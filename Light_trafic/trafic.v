==> flow/design.v <==
module trafic(clk, rst_n, o_red, o_yellow, o_green);
  input   clk, rst_n;
  output reg  o_red, o_yellow, o_green;
  parameter RED_TIME     = 5;
  parameter GREEN_TIME   = 5;
  parameter YELLOW1_TIME = 1;
  parameter YELLOW2_TIME = 2;
  localparam RED     = 2'b00;
  localparam GREEN   = 2'b11;
  localparam YELLOW1 = 2'b01;
  localparam YELLOW2 = 2'b10;
  reg   end_green, end_red, end_yellow1, end_yellow2;
  reg   [1:0] state, next_state;
  reg   count_rst_n;
  reg   [10:0] count;
  always @(posedge clk or negedge rst_n) begin
    if(!rst_n) count <= 0;
    else if(!count_rst_n)  count <= 0;
         else count = count + 1'b1;
  end
  always @(state or count) begin
    next_state  = state;
    count_rst_n = 1'b1;
    case(state)
        RED:      if(count == RED_TIME) begin
                    next_state = YELLOW1;
                    count_rst_n = 1'b0;
                  end
        YELLOW1:  if(count == YELLOW1_TIME) begin
                    next_state = GREEN;
                    count_rst_n = 1'b0;
                  end
        GREEN:    if(count == GREEN_TIME) begin
                    next_state = YELLOW2;
                    count_rst_n = 1'b0;
                  end
        YELLOW2:  if(count == YELLOW2_TIME) begin
                    next_state = RED;
                    count_rst_n = 1'b0;
                  end
    endcase    
  end
  always @(posedge clk or negedge rst_n) begin
    if(!rst_n) state <= RED;
    else state <= next_state;
  end
    always @(state) begin
	     o_red = 0;
	     o_green = 0;
	     o_yellow = 0;
	   case(state)
		  RED: o_red = 1;
		  YELLOW1: o_yellow = 1;
		  GREEN: o_green = 1;
		  YELLOW2: o_yellow = 1;	
	   endcase
    end
endmodule
==> From RTL to reports: trafic <==
The steps from the RTL of trafic to its reports follow in flow order.
Lines are those of the file above, counted from 1.
Operators: Yosys type, input widths -> output width; for muxes data width and select width s.
Library cell names are shortened.
{ "setup": {"top": "trafic", "clock": "clk", "library": "sky130hd", "corner": "tt_025C_1v80"} }

==> Word-level counts <==
Source: Yosys, flattened and elaborated, memories not mapped. Widths are those after wreduce. Registers that Yosys merges into a memory's read port (data or address) are not register bits. Print and check cells do not count. Equal cells are merged and count once.
{ "word_totals": {"ff_bits": 13, "input_bits": 2} }
{ "op_classes": {"n_addsub": 1, "equal": 10, "muxes": 13, "n_reduce_logical": 6} }
{ "op_table": {"columns": ["op", "count"], "rows": [
  ["$add 11x1->11 const B", 1],
  ["$eq 11x1->1 const B", 1],
  ["$eq 11x2->1 const B", 1],
  ["$eq 11x3->1 const B", 1],
  ["$mux 11", 1],
  ["$ne 2x2->1 const B", 4],
  ["$pmux 2 s4", 1],
  ["$mux 2", 4],
  ["$reduce_or 3->1", 2],
  ["$pmux 1 s2", 3],
  ["$eq 2x2->1 const B", 2],
  ["$reduce_or 2->1", 2],
  ["$reduce_and 4->1", 1],
  ["$pmux 1 s3", 1],
  ["$mux 1", 3],
  ["$eq 2x1->1 const B", 1],
  ["$logic_not 2->1", 1]
]} }

==> Longest topological paths <==
Yosys ltp: most cells in a row. Word level: on the elaborated netlist, between registers, memories and ports. Mapped: between sequential cells and ports; inverters and the memories' decode and read muxes count.
{ "logic_depth": {"word_depth": 4, "abc_area": 1, "depth_mapped": 9} }

==> Synthesis result <==
Source: synth_stat.txt of the flow (Yosys; design flattened, memories mapped). It holds for the ABC_AREA given above (unset counts as 0); a run with the other value may have another netlist.
{ "types": {"columns": ["type", "count"], "rows": [
  ["dfrtp_1", 14],
  ["nand2_1", 24],
  ["inv_1", 21],
  ["xor2_1", 6],
  ["ha_1", 3],
  ["nor2_1", 10],
  ["dfstp_2", 1],
  ["o21ai_0", 4],
  ["xnor2_1", 2],
  ["nand3_1", 3],
  ["nor3b_1", 2],
  ["nand2_2", 2],
  ["nor3b_2", 1],
  ["nand4_1", 1],
  ["nor2_2", 1],
  ["o21ai_1", 1]
]} }
{ "mapped": {"stdcells": 96, "yosys_area_um2": 783.3, "seqArea_um2": 376.6, "ffs": 15} }

==> Path before layout <==
OpenSTA on the mapped netlist: ideal clock, no wires. The path of least setup slack (recovery checks aside). Input and output delay are each 20% of the period. Register names are those of the netlist, which keeps one name where synthesis merged equal registers.
{ "synth_timing": {"path_kind": "register to register", "from": "register count[0]", "to": "register count[10]", "period_ps": 1940, "arrival_time_ps": 1170, "required_ps": 1827, "setup_slack_ps": 657, "path_delay_ps": 1283, "driving_pins": 9, "synth_period_reached_ps": 1283} }
"path_delay_ps" is the arrival time less input delay plus setup time.
"driving_pins": output pins that drive a net of the path, with the launching flip-flop's if there is one; two outputs of one cell count as two.
"synth_period_reached_ps" = period - worst setup slack (recovery checks aside). The figure is calculated, with input and output delays left at 20% of the set period.
The rows between start and end are the longest chain of elaborated cells between them; the timing report does not say that the signal goes this way. Where chains are equally long, one stands for them.
Each line given opens the expression or statement behind the cell; cells for indexed reads and writes are added by Yosys, which also makes memories of some case tables.
At most two assigning lines are given for a register; there are more.
{ "synth_between": {"cell_sequence": "dfrtp_1 ha_1 nand2_2 nor3b_2 nand2_2 nor2_1 nand2_1 nand2_1 inv_1", "elab_chain_cells": 4, "cells_between": 9, "classes_between": "1 x add/sub; 3 x eq/ne; 5 x mux"} }
{ "synth_rtl": {"columns": ["element", "line", "text"], "rows": [
  ["start, declared", 15, "reg   [10:0] count;"],
  ["start, assigned", 17, "if(!rst_n) count <= 0;"],
  ["start, assigned", 19, "else count = count + 1'b1;"],
  ["$eq 11x2->1", 37, "YELLOW2:  if(count == YELLOW2_TIME) begin"],
  ["$mux 1", 37, null],
  ["$pmux 1 s3", 24, "case(state)"],
  ["$mux 11", 18, "else if(!count_rst_n)  count <= 0;"],
  ["end, assigned", 18, null],
  ["end, assigned", 19, null],
  ["end, declared", 15, null]
]} }

==> Path in the finished layout <==
From the final timing report of run 1: the path of least setup slack in the routed layout; clock arrival at registers is part of the times.
The path's times are printed in steps of 10 ps; the period is the one set.
{ "layout_timing": {"path_kind": "register to output", "from": "register state", "to": "output port o_red", "period_ps": 2270, "output_delay_ps": 450, "arrival_time_ps": 1460, "required_ps": 1820, "setup_slack_ps": 360, "driving_pins": 5} }
Where an end lacks its bit number, it is one bit of the signal, or one of the new flip-flops if synthesis recoded a state register.
{ "layout_between": {"cell_sequence": "dfrtp_1 inv_1 nand2_1 nor2_1 clkdlybuf4s50_1"} }
{ "layout_rtl": {"columns": ["element", "line", "text"], "rows": [
  ["start, declared", 13, "reg   [1:0] state, next_state;"],
  ["start, assigned", 44, "if(!rst_n) state <= RED;"],
  ["start, assigned", 45, "else state <= next_state;"],
  ["end, declared", 3, "output reg  o_red, o_yellow, o_green;"]
]} }
Chain of elaborated cells between the ends: none given.

Subject: flow runs of trafic

Hi,

Top module trafic; platform sky130hd; tools Yosys and OpenROAD; 2 stored runs in no particular order. Input and output delays are each 20% of the period that was set; the output load is 0.01 pF.
"achieved period" is the run's clock period less its worst setup slack. It is reckoned from that one timing run; input and output delays stay at 20% of the period that was set.
"worst setup path time" = time allowed to the worst setup path (clock period - input delay - output delay, where it has them) - its slack; a late launch clock adds to it, a late capture clock takes from it.
"power" is the tool's figure for a default switching activity; nothing was simulated.
"worst setup path time" is given in steps of 10 ps.

==> run 1: settings <==
{ "period_ns": 2.27, "CORE_UTILIZATION": 36, "PLACE_DENSITY": 0.68, "HOLD_SLACK_MARGIN": 0.03, "ABC_AREA": 1, "CTS_CLUSTER_SIZE": 58, "CAP_MARGIN": 20, "SLEW_MARGIN": 5, "MAX_ROUTING_LAYER": "met4", "CORE_MARGIN": 2 }
==> run 1: results <==
utilization after layout: 44.2%
standard-cell area after layout: 884.6 sq um
netlist area reported by Yosys: 783.3 sq um
sum of negative setup slack: 0 ps
power: 426.5 uW
worst setup slack after layout: 361 ps
area inside the die boundary: 2564.9 sq um
worst setup path time: 1460 ps
critical path type: register to output
achieved period: 1909 ps

==> run 2: settings <==
{ "period_ns": 1.38, "CAP_MARGIN": 20, "CORE_MARGIN": 2, "CORE_UTILIZATION": 40, "SLEW_MARGIN": 20 }
==> run 2: results <==
utilization after layout: 59.5%
standard-cell area after layout: 1179.9 sq um
netlist area reported by Yosys: 843.3 sq um
sum of negative setup slack: -1167 ps
power: 703.4 uW
worst setup slack after layout: -217 ps
area inside the die boundary: 2491.5 sq um
worst setup path time: 1600 ps
critical path type: register to register
achieved period: 1597 ps

Regards
